==> flow/design.v <==
`default_nettype none
module comm (
    input clk,
    input [7:0] dataIn,
    input byteSending,
    output reg byteReady,
    output reg byteReadyOut,
    output reg [7:0] dataOut,
    output reg overrideMemControl,
    output reg overrideMemRnW,
    output reg [15:0] overrideMemAddr,
    output reg [15:0] overrideMemDataIn,
    input [15:0] overrideMemDataOut,
    output reg start,
    input enable,
    input [15:0] dbgIr,
    input [15:0] dbgPc,
    input [15:0] dbgAcc,
    input [8:0] dbgState,
    output reg [3:0] clkMode = 0,
    input [15:0] dbgAluResult,
    input [3:0] dbgAluOp
);
    localparam COMM_STATE_IDLE = 0;
    localparam COMM_STATE_RXMEM = 2;
    localparam COMM_STATE_EXSTART = 3;
    localparam COMM_STATE_EXSTATE = 4;
    localparam COMM_STATE_TXMEM = 5;
    localparam MAX_MEMORY_COUNT = 32;
    localparam CLK_OFF = 0;
    localparam CLK_FAST = 1;
    localparam CLK_SLOW = 2;
    localparam CLK_MANUAL_OFF = 3;
    localparam CLK_MANUAL_ON = 4;
    initial begin
        byteReadyOut = 0;
        dataOut = 0;
        overrideMemControl = 0;
        overrideMemRnW = 0;
        overrideMemAddr = 0;
        overrideMemDataIn = 0;
    end
    reg [3:0] commState = COMM_STATE_IDLE;
    reg byteReceived = 0;
    reg [7:0] memCounter = 0;
    reg [7:0] lastRxByte = 0;
    reg [1:0] hasReceivedLastByte = 0;
    always @(posedge clk) begin
        if (byteReady && !byteSending && !byteReceived) begin
            byteReceived <= 1'b1;
            case (commState)
                COMM_STATE_IDLE: begin
                    case (dataIn)
                        "p": begin
                            byteReadyOut <= 1'b1;
                            dataOut <= "P";
                        end
                        "x": begin
                            byteReadyOut <= 1'b1;
                            dataOut <= "X";
                            start = ~start;
                        end
                        "s": begin
                            byteReadyOut <= 1'b1;
                            if (enable) begin
                                dataOut <= "+";
                            end else begin
                                dataOut <= "-";
                            end
                        end
                        "r": begin
                            commState <= COMM_STATE_TXMEM;
                            memCounter <= 0;
                            byteReadyOut <= 1'b1;
                            dataOut <= "R";
                            hasReceivedLastByte <= 2'b0;
                        end
                        "w": begin
                            commState <= COMM_STATE_RXMEM;
                            memCounter <= 0;
                            byteReadyOut <= 1'b1;
                            hasReceivedLastByte <= 2'b0;
                            dataOut <= "W";
                            hasReceivedLastByte <= 2'b0;
                        end
                        "i": begin
                            byteReadyOut <= 1'b1;
                            dataOut <= dbgIr[15:8];
                        end
                        "I": begin
                            byteReadyOut <= 1'b1;
                            dataOut <= dbgIr[7:0];
                        end
                        "c": begin
                            byteReadyOut <= 1'b1;
                            dataOut <= dbgPc[15:8];
                        end
                        "C": begin
                            byteReadyOut <= 1'b1;
                            dataOut = dbgPc[7:0];
                        end
                        "a": begin
                            byteReadyOut <= 1'b1;
                            dataOut = dbgAcc[15:8];
                        end
                        "A": begin
                            byteReadyOut <= 1'b1;
                            dataOut = dbgAcc[7:0];
                        end
                        "S": begin
                            byteReadyOut <= 1'b1;
                            dataOut = dbgState;
                        end
                        "0": begin
                            byteReadyOut <= 1'b1;
                            dataOut <= "Y";
                            clkMode <= CLK_OFF;
                        end
                        "1": begin
                            byteReadyOut <= 1'b1;
                            dataOut <= "Y";
                            clkMode <= CLK_FAST;
                        end
                        "2": begin
                            byteReadyOut <= 1'b1;
                            dataOut <= "Y";
                            clkMode <= CLK_SLOW;
                        end
                        "3": begin
                            byteReadyOut <= 1'b1;
                            dataOut <= "Y";
                            clkMode <= CLK_MANUAL_OFF;
                        end
                        "4": begin
                            byteReadyOut <= 1'b1;
                            dataOut <= "Y";
                            clkMode <= CLK_MANUAL_ON;
                        end
                        "l": begin
                            byteReadyOut <= 1'b1;
                            dataOut = dbgAluResult[15:8];
                        end
                        "L": begin
                            byteReadyOut <= 1'b1;
                            dataOut = dbgAluResult[7:0];
                        end
                        "o": begin
                            byteReadyOut <= 1'b1;
                            dataOut = {4'b0000, dbgAluOp};
                        end
                        default: begin
                            byteReadyOut <= 1'b1;
                            dataOut <= "?";
                        end
                    endcase
                end
                COMM_STATE_TXMEM: begin
                    if (memCounter < MAX_MEMORY_COUNT) begin
                        byteReadyOut <= 1'b1;
                        overrideMemAddr = memCounter;
                        overrideMemControl = 1'b1;
                        overrideMemRnW = 1'b1;
                        if (hasReceivedLastByte == 2'b0) begin
                            hasReceivedLastByte = 2'b01;
                            dataOut <= 8'b11111111;
                        end else if (hasReceivedLastByte == 2'b01) begin
                            dataOut <= overrideMemDataOut[7:0];
                            hasReceivedLastByte <= 2'b10;
                        end else begin
                            dataOut <= overrideMemDataOut[15:8];
                            memCounter <= memCounter + 1;
                            hasReceivedLastByte <= 2'b0;
                        end
                    end else begin
                        commState <= COMM_STATE_IDLE;
                        byteReadyOut <= 1'b1;
                        overrideMemControl <= 1'b0;
                        dataOut <= "E";
                    end
                end
                COMM_STATE_RXMEM: begin
                    if (memCounter < MAX_MEMORY_COUNT) begin
                        if (hasReceivedLastByte) begin
                            overrideMemControl <= 1'b1;
                            overrideMemAddr <= memCounter;
                            overrideMemRnW <= 1'b0;
                            dataOut <= "-";
                            overrideMemDataIn <= {dataIn, lastRxByte};
                            memCounter <= memCounter + 1;
                            hasReceivedLastByte <= 1'b0;
                            byteReadyOut <= 1'b1;
                        end else begin
                            byteReadyOut <= 1'b1;
                            dataOut <= "+";
                            lastRxByte <= dataIn;
                            hasReceivedLastByte <= 1'b1;
                        end
                    end else begin
                        commState <= COMM_STATE_IDLE;
                        byteReadyOut <= 1'b1;
                        overrideMemControl <= 1'b0;
                        dataOut <= "E";
                    end
                end
                default: begin
                    commState <= COMM_STATE_IDLE;
                    byteReadyOut <= 1'b0;
                    dataOut <= 8'b0;
                end
            endcase
        end
        if (byteSending) begin
            byteReadyOut <= 1'b0;
            byteReceived <= 1'b0;
        end
    end
endmodule
`default_nettype none
module uart #(
    parameter DELAY_FRAMES = 234   
) (
    input clk,
    input uart_rx,
    output uart_tx,
    output overrideMemControl,
    output overrideMemRnW,
    output [15:0] overrideMemAddr,
    output [15:0] overrideMemDataIn,
    input [15:0] overrideMemDataOut,
    output start,
    input enable,
    input [15:0] dbgIr,
    input [15:0] dbgPc,
    input [15:0] dbgAcc,
    input [8:0] dbgState,
    output [3:0] clkMode,
    input [15:0] dbgAluResult,
    input [3:0] dbgAluOp
);
    localparam HALF_DELAY_WAIT = (DELAY_FRAMES / 2);
    reg [3:0] rxState = 0;
    reg [12:0] rxCounter = 0;
    reg [7:0] dataIn = 0;
    reg [2:0] rxBitNumber = 0;
    reg byteReady = 0;
    localparam RX_STATE_IDLE = 0;
    localparam RX_STATE_START_BIT = 1;
    localparam RX_STATE_READ_WAIT = 2;
    localparam RX_STATE_READ = 3;
    localparam RX_STATE_STOP_BIT = 5;
    always @(posedge clk) begin
        case (rxState)
            RX_STATE_IDLE: begin
                if (uart_rx == 0) begin
                    rxState <= RX_STATE_START_BIT;
                    rxCounter <= 1;
                    rxBitNumber <= 0;
                end
                byteReady <= 0;
            end
            RX_STATE_START_BIT: begin
                if (rxCounter == HALF_DELAY_WAIT) begin
                    rxState   <= RX_STATE_READ_WAIT;
                    rxCounter <= 1;
                end else rxCounter <= rxCounter + 1;
            end
            RX_STATE_READ_WAIT: begin
                rxCounter <= rxCounter + 1;
                if ((rxCounter + 1) == DELAY_FRAMES) begin
                    rxState <= RX_STATE_READ;
                end
            end
            RX_STATE_READ: begin
                rxCounter <= 1;
                dataIn <= {uart_rx, dataIn[7:1]};
                rxBitNumber <= rxBitNumber + 1;
                if (rxBitNumber == 3'b111) rxState <= RX_STATE_STOP_BIT;
                else rxState <= RX_STATE_READ_WAIT;
            end
            RX_STATE_STOP_BIT: begin
                rxCounter <= rxCounter + 1;
                if ((rxCounter + 1) == DELAY_FRAMES) begin
                    rxState   <= RX_STATE_IDLE;
                    rxCounter <= 0;
                    byteReady <= 1;
                end
            end
        endcase
    end
    reg [3:0] txState = 0;
    reg [24:0] txCounter = 0;
    wire [7:0] dataOut;
    reg txPinRegister = 1;
    reg [2:0] txBitNumber = 0;
    wire byteReadyOut;
    reg byteSending = 0;
    assign uart_tx = txPinRegister;
    localparam TX_STATE_IDLE = 0;
    localparam TX_STATE_START_BIT = 1;
    localparam TX_STATE_WRITE = 2;
    localparam TX_STATE_STOP_BIT = 3;
    localparam TX_STATE_DEBOUNCE = 4;
    always @(posedge clk) begin
        case (txState)
            TX_STATE_IDLE: begin
                if (byteReadyOut) begin
                    txState <= TX_STATE_START_BIT;
                    txCounter <= 0;
                    byteSending <= 1;
                end else begin
                    txPinRegister <= 1;
                end
            end
            TX_STATE_START_BIT: begin
                txPinRegister <= 0;
                if ((txCounter + 1) == DELAY_FRAMES) begin
                    txState <= TX_STATE_WRITE;
                    txBitNumber <= 0;
                    txCounter <= 0;
                end else txCounter <= txCounter + 1;
            end
            TX_STATE_WRITE: begin
                txPinRegister <= dataOut[txBitNumber];
                if ((txCounter + 1) == DELAY_FRAMES) begin
                    if (txBitNumber == 3'b111) begin
                        txState <= TX_STATE_STOP_BIT;
                    end else begin
                        txState <= TX_STATE_WRITE;
                        txBitNumber <= txBitNumber + 1;
                    end
                    txCounter <= 0;
                end else txCounter <= txCounter + 1;
            end
            TX_STATE_STOP_BIT: begin
                txPinRegister <= 1;
                if ((txCounter + 1) == DELAY_FRAMES) begin
                    txState <= TX_STATE_DEBOUNCE;
                    txCounter <= 0;
                    byteSending <= 0;
                end else txCounter <= txCounter + 1;
            end
            TX_STATE_DEBOUNCE: begin
                if (txCounter == 23'b00001111111111111111111) begin
                    txState <= TX_STATE_IDLE;
                end else txCounter <= txCounter + 1;
            end
            default: begin
            end
        endcase
    end
    comm comm_inst (
        .clk(clk),
        .byteReady(byteReady),
        .dataIn(dataIn),
        .byteReadyOut(byteReadyOut),
        .dataOut(dataOut),
        .byteSending(byteSending),
        .overrideMemControl(overrideMemControl),
        .overrideMemRnW(overrideMemRnW),
        .overrideMemAddr(overrideMemAddr),
        .overrideMemDataIn(overrideMemDataIn),
        .overrideMemDataOut(overrideMemDataOut),
        .start(start),
        .enable(enable),
        .dbgIr(dbgIr),
        .dbgPc(dbgPc),
        .dbgAcc(dbgAcc),
        .dbgState(dbgState),
        .clkMode(clkMode),
        .dbgAluResult(dbgAluResult),
        .dbgAluOp(dbgAluOp)
    );
endmodule
== From RTL to reports: uart ==
The steps from the RTL of uart to its reports follow in flow order.
Line numbers count from 1 in the design file above.
Library cell names are shortened.
A cell with -- has no value.
Set-up
  top module: uart
  clock port: clk
  standard-cell library: sky130hd
  timing corner: tt_025C_1v80

== Word level ==
Counts by Yosys on the flattened word-level netlist (proc, flatten, opt, wreduce; memories kept). Register bits leave out memories and registers merged into their read ports (data or address). Print and check cells are left out.
Word-level totals
  register bits: 134
  output and inout bits: 40
  input bits: 96
  cells after elaboration: 205
Cells by class
  shift operators: 1
  $lt $le $gt $ge: 1
  add/subtract/negate cells: 5
  bitwise gates (word level): 2
  muxes and demuxes: 73
  equal/unequal tests: 58
  reductions and logical operators: 42
Operator list (count)
  8-bit parallel mux with 16-bit select: 1
  8-bit by 7-bit equality test with 1-bit output (second input constant): 15
  8-bit two-way mux: 10
  25-bit parallel mux with 3-bit select: 1
  25-bit two-way mux: 3
  13-bit parallel mux with 5-bit select: 1
  4-bit parallel mux with 5-bit select: 3
  8-bit parallel mux with 3-bit select: 2
  16-bit two-way mux: 3
  8-bit by 6-bit equality test with 1-bit output (second input constant): 5
  4-bit two-way mux: 10
  13-bit two-way mux: 3
  32-bit by 8-bit equality test with 1-bit output (second input constant): 1
  16-bit parallel mux with 2-bit select: 1
  2-bit inequality test (second input constant): 15
  25-bit by 1-bit adder with 26-bit output (second input constant): 1
  25-bit by 19-bit equality test with 1-bit output (second input constant): 1
  3-bit two-way mux: 7
  4-bit by 2-bit equality test with 1-bit output (second input constant): 5
  3-bit AND reduction: 6
  4-bit parallel mux with 2-bit select: 2
  5-bit AND reduction: 3
  5-bit nonzero test: 3
  13-bit by 1-bit adder with 14-bit output (second input constant): 1
  14-bit by 8-bit equality test with 1-bit output (second input constant): 1
  13-bit by 7-bit equality test with 1-bit output (second input constant): 1
  1-bit two-way mux: 13
  2-bit nonzero test: 6
Not listed: further kinds 30, cells in them 58.

== Depth ==
Yosys ltp: most cells in a row. Word level: on the elaborated netlist, between registers, memories and ports. Mapped: between sequential cells and ports; inverters and the memories' decode and read muxes count.
Logic depth
  depth in word-level cells: 5
  ABC_AREA: 0
  depth in mapped cells: 9

== Synthesis result ==
The flow's flattened synthesis, as Yosys stat reports it; memories are mapped. The netlist is that of the ABC_AREA named above (0 if unset); the other value can give another one.
Cell types
  edfxtp_1: count 119, area in all 3.57E+03 um2
  nor2_1: count 81, area in all 304.042 um2
  nand3_1: count 39, area in all 195.187 um2
  xnor2_1: count 22, area in all 192.685 um2
  ha_1: count 14, area in all 175.168 um2
  nand2_1: count 46, area in all 172.666 um2
  xor2_1: count 19, area in all 166.41 um2
  nor3_1: count 25, area in all 125.12 um2
  a21oi_1: count 24, area in all 120.115 um2
  and2_1: count 18, area in all 112.608 um2
  and3_1: count 17, area in all 106.352 um2
  o21ai_0: count 17, area in all 85.082 um2
  clkbuf_1: count 22, area in all 82.579 um2
  mux2i_1: count 8, area in all 80.077 um2
  a221oi_1: count 8, area in all 70.067 um2
  nand4_1: count 11, area in all 68.816 um2
  nor4_1: count 11, area in all 68.816 um2
  a22oi_1: count 9, area in all 67.565 um2
Other cell types: 51; their cells: 141.
Synthesis totals
  mapped cells: 651
  buffer cells: 35
  flip-flop cells: 121
  sequential part of the area: 3613.5 um2
  mapped area: 6871.6 um2
The figures by module come from a second, unflattened synthesis with its own total; it is not the netlist above.
Unflattened totals
  cells (unflattened synthesis): 415
  area (unflattened synthesis): 4174.0 um2
Each row is one instance without its submodules.
Modules
  uart: cells 365, instances 1, area 3802.4 um2
  comm: cells 50, instances 1, area 371.6 um2

== Path before layout ==
Path of least setup slack by OpenSTA after synthesis, without wires, with an ideal clock, recovery checks aside; 20% of the period is set as input and as output delay. Where synthesis merged equal registers, the netlist keeps one of their names.
Timing path after synthesis
  path kind: register to register
  start point: register byteSending
  end point: register comm_inst.memCounter[0]
  slack: -0.172 ns
  launch time at the first pin: 0.000 ns
  arrival: 2.587 ns
  setup time: 0.385 ns
  clock period: 2.8 ns
  stages: 5
  required time: 2.415 ns
  path delay: 2.972 ns
  path buffers: 0
  period reached after synthesis: 2.972 ns
"path delay" = arrival - input delay + setup time.
"stages": output pins that drive a net of the path, with the launching flip-flop's if there is one; two outputs of one cell count as two.
"period reached after synthesis" is the clock period less the worst setup slack; recovery checks do not enter. This is arithmetic on one report: input and output delays are still those of the set period (20% each).
Between the ends stands the longest chain of elaborated cells between them, by number of cells; it is not shown to be the way that was timed. Of several equally long chains one is given.
Each line given opens the expression or statement behind the cell; cells for indexed reads and writes are added by Yosys, which also makes memories of some case tables.
At most two assigning lines are given for a register; there are more.
Between the ends, after synthesis
  path through: edfxtp_1 nor3b_1 nand2_1 nor3_1 a21boi_0
  length of the longest elaborated chain: 4
  elaborated cells on any way between the ends: 4
  RTL lines with such cells: 1
  those cells by class: 4 x reduce/logical
Ends and longest elaborated chain, after synthesis
  from (decl): RTL line 296  | reg byteSending = 0;
  from (assign): RTL line 309  | byteSending <= 1;
  from (assign): RTL line 339  | byteSending <= 0;
  1-bit zero test: RTL line 49  | if (byteReady && !byteSending && !byteReceived) begin
  1-bit logical AND (2 in a row): RTL line 49
  8-bit AND reduction
  to (assign): RTL line 171  | memCounter <= memCounter + 1;
  to (assign): RTL line 189  | memCounter <= memCounter + 1;
  to (decl): RTL line 45  | reg [7:0] memCounter = 0;

== Worst path after layout ==
From the final timing report of record 1: the path of least setup slack in the routed layout; clock arrival at registers is part of the times.
Timing path after layout
  path kind: register to register
  start point: register txCounter[8]
  end point: register txCounter[5]
  path buffers: 2
  launch time at the first pin: 0.42 ns
  stages: 10
  arrival: 2.98 ns
  clock period: 2.91 ns
  slack: 0.06 ns
  required time: 3.04 ns
  setup time: 0.28 ns
Between the ends stands the longest chain of elaborated cells between them, by number of cells; it is not shown to be the way that was timed. Of several equally long chains one is given.
At most two assigning lines are given for a register; there are more.
Ways into the end's enable are left out, as the timed path ends at the data pin.
Between the ends, after layout
  path through: edfxtp_1 nand4_1 nor4_2 buf_4 nand4_1 a21oi_1 o2111ai_1 nor4b_4 buf_4 nor3_1
  length of the longest elaborated chain: 4
  elaborated cells on any way between the ends: 6
  those cells by class: 1 x add/sub; 2 x eq/ne; 3 x mux
Ends and longest elaborated chain, after layout
  from (decl): RTL line 291  | reg [24:0] txCounter = 0;
  from (assign): RTL line 320  | end else txCounter <= txCounter + 1;
  from (assign): RTL line 332  | end else txCounter <= txCounter + 1;
  25-bit by 1-bit adder with 26-bit output: RTL line 316  | if ((txCounter + 1) == DELAY_FRAMES) begin
  32-bit by 8-bit equality test with 1-bit output: RTL line 316
  25-bit two-way mux: RTL line 316
  25-bit parallel mux with 3-bit select: RTL line 304  | case (txState)
  to (assign): RTL line 320
  to (assign): RTL line 332
  to (decl): RTL line 291

Subject: uart on sky130hd, stored results

Hello all,

Design uart on sky130hd. What follows are 2 stored runs of the flow, each under its own settings; their order means nothing. The constraints put input and output delay at 20% of the set period each and load the outputs with 0.01 pF.
"achieved clock period (ns)": clock period set for the run, less the worst setup slack. It is reckoned from that one timing run; input and output delays stay at 20% of the period that was set.

settings of record 1
{
  "period_ns": 2.91,
  "CORE_UTILIZATION": 61,
  "PLACE_DENSITY_LB_ADDON": 0.15,
  "CORE_ASPECT_RATIO": 0.55,
  "CORE_MARGIN": 7,
  "CELL_PAD_IN_SITES_GLOBAL_PLACEMENT": 0,
  "CELL_PAD_IN_SITES_DETAIL_PLACEMENT": 0,
  "GPL_ROUTABILITY_DRIVEN": 1,
  "CTS_CLUSTER_SIZE": 41,
  "CTS_CLUSTER_DIAMETER": 230,
  "CAP_MARGIN": 20,
  "SLEW_MARGIN": 20
}
report of record 1
yosys chip area after synthesis (um^2): 6871.6
finish__design__die__area: 14566.9
finish__design__instance__area__stdcell: 9266.4
finish__design__instance__utilization: 0.8532
finish__timing__setup__ws: 0.064
achieved clock period (ns): 2.846

settings of record 2
{
  "period_ns": 3.09,
  "CORE_UTILIZATION": 22,
  "PLACE_DENSITY_LB_ADDON": 0.14,
  "CELL_PAD_IN_SITES_DETAIL_PLACEMENT": 1,
  "TNS_END_PERCENT": 10,
  "GPL_ROUTABILITY_DRIVEN": 1,
  "CTS_CLUSTER_SIZE": 43,
  "CTS_CLUSTER_DIAMETER": 40,
  "MAX_ROUTING_LAYER": "met5",
  "CAP_MARGIN": 20,
  "CORE_MARGIN": 2,
  "SLEW_MARGIN": 20
}
report of record 2
yosys chip area after synthesis (um^2): 6871.6
finish__design__die__area: 32663.3
finish__design__instance__area__stdcell: 9481.6
finish__design__instance__utilization: 0.3092
finish__timing__setup__ws: 0.274
achieved clock period (ns): 2.816

Thanks
